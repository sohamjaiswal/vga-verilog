==> flow/design.v <==
module HCounter (
  input wire clk,   
  input wire rst,   
  output reg [10:0] count,   
  output reg int_reset
);
  always @(posedge clk or posedge rst) begin
    int_reset <= 0;
    if (rst) begin
      count <= 11'b0;   
    end else begin
      if (count == 11'd1056) begin   
        count <= 11'b0;   
        int_reset <= 1;  
      end else begin
        count <= count + 1;   
      end
    end
  end
endmodule
module VCounter (
  input wire clk,   
  input wire rst,   
  output reg [9:0] count,   
  output reg int_reset
);
  always @(posedge clk or posedge rst) begin
    int_reset <= 0;
    if (rst) begin
      count <= 10'b0;   
    end else begin
      if (count == 10'd628) begin   
        count <= 10'b0;   
        int_reset <= 1;  
      end else begin
        count <= count + 1;   
      end
    end
  end
endmodule
From RTL to reports: VCounter
The steps from the RTL of VCounter to its reports follow in flow order.
Line numbers count from 1 in the design file above.
Cell names lack the library's common part.
The mark -- stands for no value.
- design top: VCounter
- clock: clk
- cell library: sky130hd
- timing corner: tt_025C_1v80

Elaborated design
Yosys after proc, flatten, opt, wreduce and memory -nomap, before mapping. Enables and synchronous resets that opt folds into registers are not counted as muxes. Memory bits, and registers merged into a memory's read port (data or address), are not among the register bits. Print and check cells are not counted. Equal cells are merged and count once.
- noted flip-flop bits (word level): 11
- noted input bits: 2
- output and inout port bits: 11
- noted cells after elaboration: 6
- noted add/subtract/negate cells: 1
- eq/ne operators: 1
- noted muxes and demuxes: 2
- operator list (cell ; number):
    10-bit by 1-bit adder with 10-bit output with constant B ; 1
    10-bit == test with constant B ; 1
    10-bit two-way mux ; 1
    1-bit two-way mux ; 1

Depth
Yosys ltp: most cells in a row. Word level: on the elaborated netlist, between registers, memories and ports. Mapped: between sequential cells and ports; inverters and the memories' decode and read muxes count.
- noted depth in word-level cells: 2
- ABC_AREA at 0
- depth in mapped cells at 5
- noted depth with buffers taken out: 5

Mapped cells and area
Yosys stat after the flow's synthesis: flattened, memories mapped to cells. It holds for the ABC_AREA given above (unset counts as 0); a run with the other value may have another netlist.
The area totals of this step are shown rounded.
- cell types (cell ; number ; total area (sq um)):
    dfrtp_1 ; 11 ; 275.264
    xnor2_1 ; 3 ; 26.275
    ha_1 ; 2 ; 25.024
    nand3_1 ; 5 ; 25.024
    inv_1 ; 6 ; 22.522
    nor2_1 ; 6 ; 22.522
    xor2_1 ; 2 ; 17.517
    nand4_1 ; 2 ; 12.512
    or3b_4 ; 1 ; 11.261
    nor3_2 ; 1 ; 10.01
    o21ai_0 ; 2 ; 10.01
    o311a_1 ; 1 ; 10.01
    a211o_1 ; 1 ; 8.758
    a21boi_0 ; 1 ; 7.507
    nand2_1 ; 2 ; 7.507
    o211ai_1 ; 1 ; 7.507
    or4_1 ; 1 ; 7.507
    nand2b_1 ; 1 ; 6.256
Not listed: further types 4, cells in them 4.
- cell count at 53
- noted mapped area: 535.5 sq um
- sequential area at 275.3 sq um
- noted flip-flops: 11
- buffers: 0

Path before layout
OpenSTA on the mapped netlist: ideal clock, no wires. The path of least setup slack (recovery checks aside). Input and output delay are each 20% of the period. Register names are those of the netlist, which keeps one name where synthesis merged equal registers.
- path kind: register to register
- start point: register count[0]
- end point: register count[5]
- noted clock period: 2.32 ns
- library setup time at 0.124 ns
- time at the first pin at 0.000 ns
- data arrival time at 1.605 ns
- data required time at 2.196 ns
- path slack: 0.591 ns
- delay of the path: 1.729 ns
- noted stages on the path: 6
- buffers on the path: 0
- synthesis period reached at 1.729 ns
"delay of the path" = arrival - input delay + setup time.
"stages on the path": output pins that drive a net of the path, with the launching flip-flop's if there is one; two outputs of one cell count as two.
"synthesis period reached" is the clock period less the worst setup slack; recovery checks do not enter. This is arithmetic on one report: input and output delays are still those of the set period (20% each).
The rows between start and end are the longest chain of elaborated cells between them; the timing report does not say that the signal goes this way. Where chains are equally long, one stands for them.
A line is the first line of the expression or statement that the cell stems from. Yosys adds cells for indexed reads and writes and turns some case tables into memories.
A register here has more assigning lines than the two given.
- path through: dfrtp_1 inv_1 ha_1 or3b_4 o311a_1 a211o_1
- noted length of the longest elaborated chain: 2
- noted elaborated cells between the ends (all ways): 3
- noted RTL lines with such cells: 2
- classes of those cells: add/sub (1); eq/ne (1); mux (1)
- ends and longest elaborated chain, after synthesis (item ; line ; RTL):
    start: declaration ; 24 ; output reg [9:0] count,
    start: assignment ; 30 ; count <= 10'b0;
    start: assignment ; 36 ; count <= count + 1;
    10-bit by 1-bit adder with 10-bit output ; 36 ;
    10-bit two-way mux ; 32 ; if (count == 10'd628) begin
    end: assignment ; 33 ; count <= 10'b0;
    end: assignment ; 36 ;
    end: declaration ; 24 ;

Path in the finished layout
From the final timing report of run 2: the path of least setup slack in the routed layout; clock arrival at registers is part of the times.
- path kind: register to register
- start point: register count[0]
- end point: register count[5]
- noted clock period: 1.79 ns
- library setup time at 0.11 ns
- time at the first pin at 0.26 ns
- data arrival time at 1.83 ns
- data required time at 1.94 ns
- path slack: 0.12 ns
- noted stages on the path: 6
- buffers on the path: 0
The rows between start and end are the longest chain of elaborated cells between them; the timing report does not say that the signal goes this way. Where chains are equally long, one stands for them.
A register here has more assigning lines than the two given.
- path through: dfrtp_1 inv_1 ha_1 or3b_4 o311a_1 a211o_1
- noted length of the longest elaborated chain: 2
- noted elaborated cells between the ends (all ways): 3
- noted RTL lines with such cells: 2
- classes of those cells: add/sub (1); eq/ne (1); mux (1)
- ends and longest elaborated chain, post-layout (item ; line ; RTL):
    start: declaration ; 24 ; output reg [9:0] count,
    start: assignment ; 30 ; count <= 10'b0;
    start: assignment ; 36 ; count <= count + 1;
    10-bit by 1-bit adder with 10-bit output ; 36 ;
    10-bit two-way mux ; 32 ; if (count == 10'd628) begin
    end: assignment ; 33 ; count <= 10'b0;
    end: assignment ; 36 ;
    end: declaration ; 24 ;

Lab notebook: VCounter

Measured data: module VCounter, platform sky130hd, 2 stored runs of the flow under differing settings, order arbitrary. Input and output delays are each 20% of the period that was set; the output load is 0.01 pF.
"achieved clock period" is the run's clock period less its worst setup slack. It is reckoned from that one timing run; input and output delays stay at 20% of the period that was set.
"time used up by the worst setup path" means the part of the period allowed to the worst setup path (the constraints hold back 20% at inputs and 20% at outputs) less its slack; where the path has registers, the arrival times of their clocks count too.
By "total power of the final layout" is meant OpenSTA's value without simulated activity: inputs other than the clock are taken to toggle once in ten clock periods, and the tool carries that through the logic.
Measured values are rounded.

Run 1

==> flow/run.sh <==
#!/bin/bash
# the make line also repeats the synthesis and layout settings of config.mk as NAME=value (left out here)
make -C /OpenROAD-flow-scripts/flow DESIGN_CONFIG=/design/flow/config.mk WORK_HOME=/design/flow/orfs CLKGATE_MAP_FILE= finish
==> flow/config.mk <==
export PLATFORM = sky130hd
export DESIGN_NAME = VCounter
export DESIGN_NICKNAME = VCounter
export VERILOG_FILES = /design/flow/design.v
export SDC_FILE = /design/flow/constraint.sdc
export NUM_CORES = 4
export LEC_CHECK = 0
export CAP_MARGIN = 10
export CELL_PAD_IN_SITES_DETAIL_PLACEMENT = 1
export CELL_PAD_IN_SITES_GLOBAL_PLACEMENT = 3
export CORE_MARGIN = 6
export CORE_UTILIZATION = 61
export GPL_TIMING_DRIVEN = 0
export MAX_ROUTING_LAYER = met4
export SLEW_MARGIN = 10
export TNS_END_PERCENT = 35
==> flow/constraint.sdc <==
create_clock -name core_clock -period 1.64 [get_ports {clk}]
set_input_delay 0.3280 -clock core_clock [delete_from_list [all_inputs] [get_ports {clk}]]
set_output_delay 0.3280 -clock core_clock [all_outputs]
set_load 0.01 [all_outputs]

Run 1: stopped before the end: floorplanning reported PDN-0185.

Run 2

==> flow/run.sh <==
#!/bin/bash
# the make line also repeats the synthesis and layout settings of config.mk as NAME=value (left out here)
make -C /OpenROAD-flow-scripts/flow DESIGN_CONFIG=/design/flow/config.mk WORK_HOME=/design/flow/orfs CLKGATE_MAP_FILE= finish
==> flow/config.mk <==
export PLATFORM = sky130hd
export DESIGN_NAME = VCounter
export DESIGN_NICKNAME = VCounter
export VERILOG_FILES = /design/flow/design.v
export SDC_FILE = /design/flow/constraint.sdc
export NUM_CORES = 4
export LEC_CHECK = 0
export CAP_MARGIN = 20
export CORE_MARGIN = 2
export CORE_UTILIZATION = 40
export SETUP_SLACK_MARGIN = -0.16
export SLEW_MARGIN = 20
==> flow/constraint.sdc <==
create_clock -name core_clock -period 1.79 [get_ports {clk}]
set_input_delay 0.3580 -clock core_clock [delete_from_list [all_inputs] [get_ports {clk}]]
set_output_delay 0.3580 -clock core_clock [all_outputs]
set_load 0.01 [all_outputs]

Measured in run 2:
- noted the synthesized cell area: 535.5 sq um
- die size at 1648 sq um
- standard-cell area after layout at 723.2 sq um
- noted the final design utilization: 0.57
- worst setup slack after layout: 0.115 ns
- noted the summed negative setup slack: 0.000 ns
- noted the total power of the final layout: 0.4233 mW
- achieved clock period at 1.675 ns
- time used up by the worst setup path at 1.67 ns
- critical path type: register to register
